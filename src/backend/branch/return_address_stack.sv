==> flow/design.v <==
typedef struct packed {
	logic [2:0] funct3;
	logic	valid;
	logic		instruction_length;
	logic [4:0] rs1_index;
	logic [4:0] rs2_index;
	logic [4:0] rd_index;
	logic [1:0] alu_op1_src;	 
	logic alu_op2_src;	 
	logic [1:0] rd_select;	 
	logic sign;	 
	logic branch;		 
	logic branch_if_zero;	 
	logic jump;		 
	logic jalr;		 
	logic lui;	 
	logic auipc;	 
	logic u_type;	 
	logic rf_write_en;
	logic mem_write_en;
	logic [1:0] instruction_type;
	logic alloc_rob_entry;
	logic alloc_ldq_entry;
	logic alloc_stq_entry;
	logic fold;
	logic [1:0] op1_src;
	logic [1:0] op2_src;
} control_signal_bus;
module return_address_stack #(parameter XLEN=32, parameter STACK_SIZE=16) (
	input logic clk,
	input logic reset,
	input logic [XLEN-1:0] address_in,
	input logic push,
	input logic pop,
	input logic checkpoint,	 
	input logic restore_checkpoint,	 
	output logic [XLEN-1:0]	address_out,
	output logic		empty,
	output logic		full,
	output logic [STACK_SIZE-1:0][XLEN-1:0]		stack,
	output logic [$clog2(STACK_SIZE)-1:0]		stack_pointer,
	output logic [$clog2(STACK_SIZE)-1:0]		sp_checkpoint,
	output logic [$clog2(STACK_SIZE):0]		n_entries,	 
	output logic [$clog2(STACK_SIZE):0]		n_entries_cp	 
	);
	assign empty = (n_entries == 0);
	assign full = (n_entries == STACK_SIZE);
	logic [$clog2(STACK_SIZE)-1:0]	sp_next;
	assign sp_next = stack_pointer - 1;
	assign address_out = stack[sp_next];
	always_ff @(posedge clk) begin
		if (!reset) begin
			stack <= 0;
			stack_pointer <= 0;
			sp_checkpoint <= 0;
			n_entries <= 0;
			n_entries_cp <= 0;
		end else begin
			if (restore_checkpoint) begin
				stack_pointer <= sp_checkpoint;
				n_entries <= n_entries_cp;
			end else if (checkpoint) begin
				sp_checkpoint <= stack_pointer;
				n_entries_cp <= n_entries;
			end
			if (push && pop) begin
				stack[sp_next] <= address_in;
				n_entries <= empty ? n_entries + 1 : n_entries;
			end else if (pop) begin
				stack[sp_next] <= 0;
				stack_pointer <= sp_next;
				n_entries <= empty ? 0 : n_entries - 1;
			end else if (push) begin
				stack[stack_pointer] <= address_in;
				stack_pointer <= stack_pointer + 1;
				n_entries <= full ? STACK_SIZE : n_entries + 1;
			end
		end
	end
endmodule
module ras_control (
	input logic branch,	 
	input logic jump,	 
	input logic jalr,	 
	input logic jalr_fold,	 
	input logic flush,	 
	input logic [4:0] rs1_index,
	input logic [4:0] rd_index,
	output logic push,
	output logic pop,
	output logic checkpoint,
	output logic restore_checkpoint
);
	logic rd_index_match;
	logic rs1_index_match;
	assign rd_index_match = (rd_index == 1) || (rd_index == 5);
	assign rs1_index_match = (rs1_index == 1) || (rs1_index == 5);
	assign push = jump && rd_index_match;	 
	assign pop = jump && jalr && rs1_index_match && (	 
		!rd_index_match || (rd_index_match && rd_index != rs1_index)
	);
	assign checkpoint = !flush && (branch || (jump && jalr && !jalr_fold));
	assign restore_checkpoint = flush;
endmodule
======== From RTL to reports: return_address_stack ========
Tool output for the design above, in the order of the flow.
Lines are those of the file above, counted from 1.
Operators: Yosys type, input widths -> output width; for muxes data width and select width s.
The mark - stands for no value.
inputs
  top module .............................. return_address_stack
  clock ................................... clk
  library ................................. sky130hd
  timing corner ........................... tt_025C_1v80

======== After elaboration ========
Counts by Yosys on the flattened word-level netlist (proc, flatten, opt, wreduce; memories kept). Register bits leave out memories and registers merged into their read ports (data or address). Print and check cells are left out. Cells with the same type and inputs are merged into one.
cells by class
  add/sub/neg operators ................... 6
  eq/ne operators ......................... 2
  shift operators ......................... 6
  mux-type cells .......................... 14
  bitwise logic cells ..................... 8
  reductions and logical operators ........ 6
operators by type and width
  cell                       count
  $or 512x512->512           3
  $mux 512                   3
  $shift 32x33->512          2
  $shift 32x33->512 const A  2
  $and 512x512->512          2
  $not 512->512              2
  $shift 1x33->512 const A   1
  $shiftx 512x10->32         1
  $neg 9->33                 2
  $mux 5                     7
  $mux 4                     4
  $add 5x1->5 const B        1
  $sub 5x1->5 const B        1
  $eq 5x5->1 const B         1
  $logic_not 5->1            1
  $reduce_and 2->1           2
  $add 4x1->4 const B        1
  $sub 4x1->4 const B        1
  $reduce_bool 4->1          1
  $reduce_bool 3->1          1
  $ne 2x2->1 const B         1
  $logic_and 1x1->1          1
  $not 1->1                  1
storage and ports
  register bits ........................... 530
  cells after elaboration ................. 47

======== Logic depth ========
Longest topological path by Yosys (ltp), each cell counted once; first at word level (registers and memories cut), then after technology mapping (sequential cells cut; the memories' decode and read muxes count).
depth
  word-level depth ........................ 8
  ABC_AREA ................................ 1
  depth in mapped cells ................... 20
  mapped depth without buffers ............ 17

======== Synthesis result ========
The flow's flattened synthesis, as Yosys stat reports it; memories are mapped. The netlist is that of the ABC_AREA named above (0 if unset); the other value can give another one.
The area totals of this step are shown rounded.
cells by type
  cell type                   count  total area (um2)
  sky130_fd_sc_hd__dfxtp_1    530    1.06E+04
  sky130_fd_sc_hd__nand2_1    1,594  5.98E+03
  sky130_fd_sc_hd__o21ai_0    746    3.73E+03
  sky130_fd_sc_hd__a21oi_1    634    3.17E+03
  sky130_fd_sc_hd__nand3_1    448    2,242.15
  sky130_fd_sc_hd__nor2_1     476    1.79E+03
  sky130_fd_sc_hd__inv_1      396    1.49E+03
  sky130_fd_sc_hd__clkbuf_1   368    1.38E+03
  sky130_fd_sc_hd__a31oi_1    129    807.024
  sky130_fd_sc_hd__nor3_1     124    620.595
  sky130_fd_sc_hd__o211ai_1   80     600.576
  sky130_fd_sc_hd__nand4_1    90     563.04
  sky130_fd_sc_hd__buf_2      103    515.494
  sky130_fd_sc_hd__a22oi_1    53     397.882
  sky130_fd_sc_hd__o22ai_1    62     387.872
  sky130_fd_sc_hd__o2111ai_1  38     332.819
  sky130_fd_sc_hd__buf_1      64     240.23
  sky130_fd_sc_hd__o21ai_1    36     180.173
Other cell types: 27; their cells: 236.
synthesis totals
  cells in the netlist .................... 6,207
  cell area after synthesis ............... 37,000 um2
  sequential area ......................... 10,600 um2
  flip-flops .............................. 530
  buffer cells ............................ 547

======== Timing after synthesis ========
Path of least setup slack by OpenSTA after synthesis, without wires, with an ideal clock, recovery checks aside; 20% of the period is set as input and as output delay. Where synthesis merged equal registers, the netlist keeps one of their names.
timing post-synthesis
  path type ............................... reg2out
  start point ............................. reg stack_pointer[0]
  end point ............................... out address_out[25]
  clock period ............................ 6.52 ns
  arrival ................................. 2.626 ns
  data required time ...................... 5.216 ns
  path slack .............................. 2.590 ns
  path delay .............................. 2.626 ns
  stages .................................. 13
  path buffers ............................ 4
  period reached after synthesis .......... 3.93 ns
"path delay" = arrival - input delay + setup time.
A path that ends at an output port has no setup time.
"stages": output pins that drive a net of the path, with the launching flip-flop's if there is one; two outputs of one cell count as two.
"period reached after synthesis" = period - worst setup slack (recovery checks aside). The figure is calculated, with input and output delays left at 20% of the set period.
The rows between start and end are the longest chain of elaborated cells between them; the timing report does not say that the signal goes this way. Where chains are equally long, one stands for them.
A line is the first line of the expression or statement that the cell stems from. Yosys adds cells for indexed reads and writes and turns some case tables into memories.
At most two assigning lines are given for a register; there are more.
between the ends, post-synthesis
  path through ............................ sky130_fd_sc_hd__dfxtp_1 sky130_fd_sc_hd__inv_2 sky130_fd_sc_hd__clkbuf_1 sky130_fd_sc_hd__ha_1 sky130_fd_sc_hd__nand2_1 sky130_fd_sc_hd__buf_2 sky130_fd_sc_hd__clkbuf_1 sky130_fd_sc_hd__buf_1 sky130_fd_sc_hd__nor2_1 sky130_fd_sc_hd__a221oi_1 sky130_fd_sc_hd__o211ai_1 sky130_fd_sc_hd__nand3_1 sky130_fd_sc_hd__nand2_1
  length of the longest elaborated chain .. 2
RTL lines, path post-synthesis
  what                line  source
  start: declaration  41    output logic [$clog2(STACK_SIZE)-1:0] stack_pointer,
  start: assignment   60    stack_pointer <= sp_checkpoint;
  start: assignment   71    stack_pointer <= sp_next;
  $sub 4x1->4         49    assign sp_next = stack_pointer - 1;
  $shiftx 512x10->32  50    assign address_out = stack[sp_next];
  end: declaration    37    output logic [XLEN-1:0] address_out,

======== Worst path after layout ========
From the final timing report of flow run B: the path of least setup slack in the routed layout; clock arrival at registers is part of the times.
timing post-layout
  path type ............................... reg2out
  start point ............................. reg stack_pointer[0]
  end point ............................... out address_out[13]
  clock period ............................ 9.77 ns
  arrival ................................. 5.60 ns
  data required time ...................... 7.82 ns
  path slack .............................. 2.21 ns
  stages .................................. 12
  path buffers ............................ 3
The rows between start and end are the longest chain of elaborated cells between them; the timing report does not say that the signal goes this way. Where chains are equally long, one stands for them.
At most two assigning lines are given for a register; there are more.
between the ends, post-layout
  path through ............................ sky130_fd_sc_hd__dfxtp_2 sky130_fd_sc_hd__inv_2 sky130_fd_sc_hd__buf_4 sky130_fd_sc_hd__ha_2 sky130_fd_sc_hd__inv_1 sky130_fd_sc_hd__nor2_4 sky130_fd_sc_hd__inv_2 sky130_fd_sc_hd__buf_4 sky130_fd_sc_hd__o21ai_0 sky130_fd_sc_hd__o21ai_0 sky130_fd_sc_hd__o21ai_0 sky130_fd_sc_hd__clkdlybuf4s50_1
  length of the longest elaborated chain .. 2
RTL lines, path post-layout
  what                line  source
  start: declaration  41    output logic [$clog2(STACK_SIZE)-1:0] stack_pointer,
  start: assignment   60    stack_pointer <= sp_checkpoint;
  start: assignment   71    stack_pointer <= sp_next;
  $sub 4x1->4         49    assign sp_next = stack_pointer - 1;
  $shiftx 512x10->32  50    assign address_out = stack[sp_next];
  end: declaration    37    output logic [XLEN-1:0] address_out,

Measured data: module return_address_stack, platform sky130hd, 2 stored runs of the flow under differing settings, order arbitrary. Input and output delays are each 20% of the period that was set; the output load is 0.01 pF.
"achieved period" means the clock period less the worst setup slack. The figure is calculated, with input and output delays left at 20% of the set period.
Results are given in rounded form.

---- flow run A ----
settings
  period_ns = 7.11
  CORE_UTILIZATION = 56
  SETUP_SLACK_MARGIN = 1.32
  CORE_MARGIN = 2
  CELL_PAD_IN_SITES_GLOBAL_PLACEMENT = 3
  CELL_PAD_IN_SITES_DETAIL_PLACEMENT = 0
  ABC_AREA = 0
  CTS_CLUSTER_SIZE = 26
  MAX_ROUTING_LAYER = met5
  CAP_MARGIN = 20
  SLEW_MARGIN = 20
results
  unfinished; error GPL-0301 in placement

---- flow run B ----
settings
  period_ns = 9.77
  CORE_UTILIZATION = 29
  PLACE_DENSITY_LB_ADDON = 0.01
  CORE_ASPECT_RATIO = 1.81
  CELL_PAD_IN_SITES_GLOBAL_PLACEMENT = 3
  ABC_AREA = 1
  CTS_CLUSTER_DIAMETER = 335
  CAP_MARGIN = 0
  CORE_MARGIN = 2
  SLEW_MARGIN = 20
results
  synthesis area .......................... 37,000 um2
  area of the die ......................... 131,000 um2
  area of the standard cells in the finished layout .. 45,900 um2
  utilization of the finished layout ...... 36.2%
  worst setup slack after layout .......... 2.21 ns
  worst hold slack after layout ........... 0.478 ns
  achieved period ......................... 7.558 ns
