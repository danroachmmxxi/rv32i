==> flow/design.v <==
typedef struct packed {
	logic [2:0] funct3;
	logic	valid;
	logic		instruction_length;
	logic [4:0] rs1_index;
	logic [4:0] rs2_index;
	logic [4:0] rd_index;
	logic [1:0] alu_op1_src;	 
	logic alu_op2_src;	 
	logic [1:0] rd_select;	 
	logic sign;	 
	logic branch;		 
	logic branch_if_zero;	 
	logic jump;		 
	logic jalr;		 
	logic lui;	 
	logic auipc;	 
	logic u_type;	 
	logic rf_write_en;
	logic mem_write_en;
	logic [1:0] instruction_type;
	logic alloc_rob_entry;
	logic alloc_ldq_entry;
	logic alloc_stq_entry;
	logic fold;
	logic [1:0] op1_src;
	logic [1:0] op2_src;
} control_signal_bus;
module register_file #(parameter XLEN=32) (
	input logic clk,
	input logic reset,
	input logic [4:0]	rs1_index,
	input logic [4:0]	rs2_index,
	input logic [4:0]	rd_index,
	input logic [XLEN-1:0]	rd,
	input logic		write_en,
	output logic [XLEN-1:0]	rs1,
	output logic [XLEN-1:0]	rs2
);
	reg [31:0][XLEN-1:0]	registers;
	always_ff @(posedge clk) begin
		registers[0] <= 0;
		for (int i = 1; i < 32; i = i + 1) begin
			if (!reset)
				registers[i] <= 0;
			else
				if (i[4:0] == rd_index && write_en)
					registers[i] <= rd;
		end
	end
	assign rs1 = registers[rs1_index];
	assign rs2 = registers[rs2_index];
endmodule
module rf_rob_tag_table #(parameter ROB_TAG_WIDTH) (
	input logic clk,
	input logic reset,
	input logic [4:0]		rs1_index,
	input logic [4:0]		rs2_index,
	input logic			update_rob_tag_en,	 
	input logic [4:0]		update_rob_tag_index,	 
	input logic [ROB_TAG_WIDTH-1:0]	rob_tail,
	input logic			flush,
	input logic [ROB_TAG_WIDTH-1:0]	flush_start_tag,
	input logic [4:0]		rd_index,
	input logic [ROB_TAG_WIDTH-1:0]	rd_rob_index,	 
	input logic			write_en,
	output logic [ROB_TAG_WIDTH-1:0]	rs1_rob_tag,
	output logic				rs1_rob_tag_valid,
	output logic [ROB_TAG_WIDTH-1:0]	rs2_rob_tag,
	output logic				rs2_rob_tag_valid
);
	reg [31:0][ROB_TAG_WIDTH-1:0]	rob_tag;	 
	reg [31:0]			rob_tag_valid;	 
	always_ff @(posedge clk) begin
		rob_tag[0] <= 0;
		rob_tag_valid[0] <= 0;
		for (int i = 1; i < 32; i = i + 1) begin
			if (!reset || (flush && rob_tag_valid[i] && !($signed(rob_tag[i] - flush_start_tag) < 0))) begin
				rob_tag[i] <= 0;
				rob_tag_valid[i] <= 0;
			end else begin
				if (i[4:0] == update_rob_tag_index && update_rob_tag_en && !flush) begin
					rob_tag[i] <= rob_tail;
					rob_tag_valid[i] <= 1;
				end
				else if (i[4:0] == rd_index && write_en && rd_rob_index == rob_tag[i]) begin
					rob_tag[i] <= 0;
					rob_tag_valid[i] <= 0;	 
				end
			end
		end
	end
	assign rs1_rob_tag = rob_tag[rs1_index];
	assign rs1_rob_tag_valid = rob_tag_valid[rs1_index];
	assign rs2_rob_tag = rob_tag[rs2_index];
	assign rs2_rob_tag_valid = rob_tag_valid[rs2_index];
endmodule
# From RTL to reports: register_file
# What the tools print for register_file, step after step.
# Lines are those of the file above, counted from 1.
# Operators: Yosys type, input widths -> output width; for muxes data width and select width s.
# Not given: -
[inputs]
top_module = "register_file"
clock = "clk"
lib = "sky130hd"
lib_corner = "tt_025C_1v80"

# Word level
# Yosys after proc, flatten, opt, wreduce and memory -nomap, before mapping. Enables and synchronous resets that opt folds into registers are not counted as muxes. Memory bits, and registers merged into a memory's read port (data or address), are not among the register bits. Print and check cells are not counted. Equal cells are merged and count once.
[classes]
div = 0
n_cmp = 0
n_reduce_logical = 31
equal = 31
add_sub_neg = 0
multipliers = 0
n_mux = 0
shifts = 2
logic = 0
[op_table]
columns = ["cell", "n"]
rows = [
  ["$shiftx 1024x11->32", 2],
  ["$eq 5x5->1 const A", 16],
  ["$eq 4x5->1 const A", 8],
  ["$logic_and 1x1->1", 31],
  ["$eq 3x5->1 const A", 4],
  ["$eq 2x5->1 const A", 2],
  ["$eq 1x5->1 const A", 1],
]
[bits]
word_cells = 95
clocked_rd_ports_x_width = 0
latchBits = 0
mem_bits_rw = 0
mem_count = 0
in_bits = 50
output_inout_bits = 64
regBits = 992
mem_bits_ro = 0

# Depth
# Longest topological path by Yosys (ltp), each cell counted once; first at word level (registers and memories cut), then after technology mapping (sequential cells cut; the memories' decode and read muxes count).
[logic_depth]
ltp_word = 2
abc_area = 0
mapped_depth = 9

# Mapped cells and area
# Yosys stat after the flow's synthesis: flattened, memories mapped to cells. It holds for the ABC_AREA given above (unset counts as 0); a run with the other value may have another netlist.
# Totals and module areas in this step are rounded.
[synth_totals]
mapped_area_um2 = 53910
seq_area_um2 = 19860
buf_cells = 652
ffs = 992
stdcells = 6580
[by_type]
columns = ["cell", "n", "type_area_um2"]
rows = [
  ["sky130_fd_sc_hd__dfxtp_1", 992, 1.99E+04],
  ["sky130_fd_sc_hd__nand2_1", 2145, 8.05E+03],
  ["sky130_fd_sc_hd__mux2i_1", 768, 7.69E+03],
  ["sky130_fd_sc_hd__a21boi_0", 755, 5.67E+03],
  ["sky130_fd_sc_hd__a22oi_1", 256, 1.92E+03],
  ["sky130_fd_sc_hd__a21boi_1", 237, 1.78E+03],
  ["sky130_fd_sc_hd__mux4_2", 64, 1.44E+03],
  ["sky130_fd_sc_hd__clkbuf_1", 372, 1.4E+03],
  ["sky130_fd_sc_hd__buf_2", 235, 1.18E+03],
  ["sky130_fd_sc_hd__nand3_1", 192, 960.922],
  ["sky130_fd_sc_hd__mux2_2", 64, 720.691],
  ["sky130_fd_sc_hd__a21oi_1", 128, 640.614],
  ["sky130_fd_sc_hd__a221oi_1", 64, 560.538],
  ["sky130_fd_sc_hd__nor2b_1", 74, 462.944],
  ["sky130_fd_sc_hd__a31oi_1", 64, 400.384],
  ["sky130_fd_sc_hd__nor3_1", 64, 320.307],
  ["sky130_fd_sc_hd__buf_4", 35, 262.752],
  ["sky130_fd_sc_hd__nor3_2", 11, 110.106],
]
# Other cell types: 18; their cells: 60.

# Worst setup path after synthesis
# OpenSTA on the mapped netlist: ideal clock, no wires. The path of least setup slack (recovery checks aside). Input and output delay are each 20% of the period. Register names are those of the netlist, which keeps one name where synthesis merged equal registers.
[synth_path]
kind = "input to output"
from = "input rs1_index[1]"
to = "output rs1[10]"
input_delay_ns = 0.738
path_slack_ns = 0.807
t_required_ns = 2.952
period_ns = 3.69
driving_pins = 7
path_delay_ns = 1.407
arrival_time_ns = 2.145
period_less_setup_slack_ns = 2.883
# "path_delay_ns" is the arrival time less input delay plus setup time.
# At an output port there is no setup time.
# "driving_pins": output pins that drive a net of the path, with the launching flip-flop's if there is one; two outputs of one cell count as two.
# "period_less_setup_slack_ns" is the clock period less the worst setup slack; recovery checks do not enter. This is arithmetic on one report: input and output delays are still those of the set period (20% each).
# Between the ends stands the longest chain of elaborated cells between them, by number of cells; it is not shown to be the way that was timed. Of several equally long chains one is given.
# Each line given opens the expression or statement behind the cell; cells for indexed reads and writes are added by Yosys, which also makes memories of some case tables.
[synth_via]
path_cell_list = "sky130_fd_sc_hd__buf_2 -> sky130_fd_sc_hd__clkbuf_1 -> sky130_fd_sc_hd__mux2_2 -> sky130_fd_sc_hd__a221oi_1 -> sky130_fd_sc_hd__nor3_1 -> sky130_fd_sc_hd__a31oi_1 -> sky130_fd_sc_hd__nand3_1"
elab_chain_len = 1
cone_cells = 1
cone_lines = 1
cone_classes = "shift: 1"
[synth_lines]
columns = ["item", "line_no", "text"]
rows = [
  ["start: declaration", 32, "input logic [4:0] rs1_index,"],
  ["$shiftx 1024x11->32", 51, "assign rs1 = registers[rs1_index];"],
  ["end: declaration", 37, "output logic [XLEN-1:0] rs1,"],
]

# Worst path after layout
# Path of least setup slack in the final report of run 1 (OpenROAD, finished layout, wires in). Where an end is a register, its clock arrival counts in the times.
[layout_path]
kind = "register to output"
from = "register registers"
to = "output rs2[20]"
driving_pins = 10
arrival_time_ns = 2.64
path_slack_ns = -1.24
t_required_ns = 1.40
period_ns = 1.75
# An end named without its bit number is one bit of that signal or, where synthesis recoded a state register, one of its new flip-flops.
# Between the ends stands the longest chain of elaborated cells between them, by number of cells; it is not shown to be the way that was timed. Of several equally long chains one is given.
[layout_via]
path_cell_list = "sky130_fd_sc_hd__dfxtp_1 -> sky130_fd_sc_hd__buf_4 -> sky130_fd_sc_hd__mux2_2 -> sky130_fd_sc_hd__a221oi_1 -> sky130_fd_sc_hd__buf_4 -> sky130_fd_sc_hd__nor3_4 -> sky130_fd_sc_hd__a31oi_1 -> sky130_fd_sc_hd__buf_4 -> sky130_fd_sc_hd__nand3_4 -> sky130_fd_sc_hd__buf_6"
elab_chain_len = 1
cone_cells = 1
cone_lines = 1
cone_classes = "shift: 1"
[layout_lines]
columns = ["item", "line_no", "text"]
rows = [
  ["start: declaration", 40, "reg [31:0][XLEN-1:0] registers;"],
  ["$shiftx 1024x11->32", 52, "assign rs2 = registers[rs2_index];"],
  ["end: declaration", 38, "output logic [XLEN-1:0] rs2"],
]

# Flow measurements of register_file on sky130hd: 2 stored runs with different settings, listed in no order. Input and output delays are each 20% of the period that was set; the output load is 0.01 pF.
# "clock_period_reached_ns": clock period set for the run, less the worst setup slack. It is reckoned from that one timing run; input and output delays stay at 20% of the period that was set.
# "worst_path_allowed_less_slack_ns": the worst setup path's part of the clock period (all of it between registers, 20% less for each end at a port) less its slack. A launch clock that arrives late makes it longer, a capture clock that arrives late makes it shorter.
# "power.total_w" rests on the timing tool's default activity at the inputs, not on a simulated workload.
# Measured values are rounded.

[[run]]
name = "run 1"
[run.settings]
period_ns = 1.75
CORE_UTILIZATION = 67
SETUP_SLACK_MARGIN = -0.1
PLACE_DENSITY_LB_ADDON = 0.28
CORE_MARGIN = 10
TNS_END_PERCENT = 50
CTS_CLUSTER_DIAMETER = 208
SLEW_MARGIN = 30
MIN_ROUTING_LAYER = "met1"
CAP_MARGIN = 20
[run.results]
synth_chip_area_um2 = 53910
setup_ws_ns = -1.240
die_footprint_um2 = 92200
worst_path_allowed_less_slack_ns = 2.64
timing.worst_path_kind = "register to output"
clock_period_reached_ns = 2.990
final_cell_area_um2 = 67180
post_route_util_frac = 0.846
timing.setup.tns_ns = -62.97
holdWs_ns = 0.033
power.total_w = 0.05377

[[run]]
name = "run 2"
[run.settings]
period_ns = 2.72
CORE_UTILIZATION = 18
PLACE_DENSITY = 0.64
CELL_PAD_IN_SITES_GLOBAL_PLACEMENT = 1
CELL_PAD_IN_SITES_DETAIL_PLACEMENT = 1
TNS_END_PERCENT = 60
GPL_TIMING_DRIVEN = 0
MIN_ROUTING_LAYER = "met1"
CAP_MARGIN = 20
CORE_MARGIN = 2
SLEW_MARGIN = 20
[run.results]
synth_chip_area_um2 = 53910
setup_ws_ns = -0.380
die_footprint_um2 = 303900
worst_path_allowed_less_slack_ns = 2.01
timing.worst_path_kind = "input to output"
clock_period_reached_ns = 3.100
final_cell_area_um2 = 68960
post_route_util_frac = 0.232
timing.setup.tns_ns = -19.42
holdWs_ns = 0.439
power.total_w = 0.03682
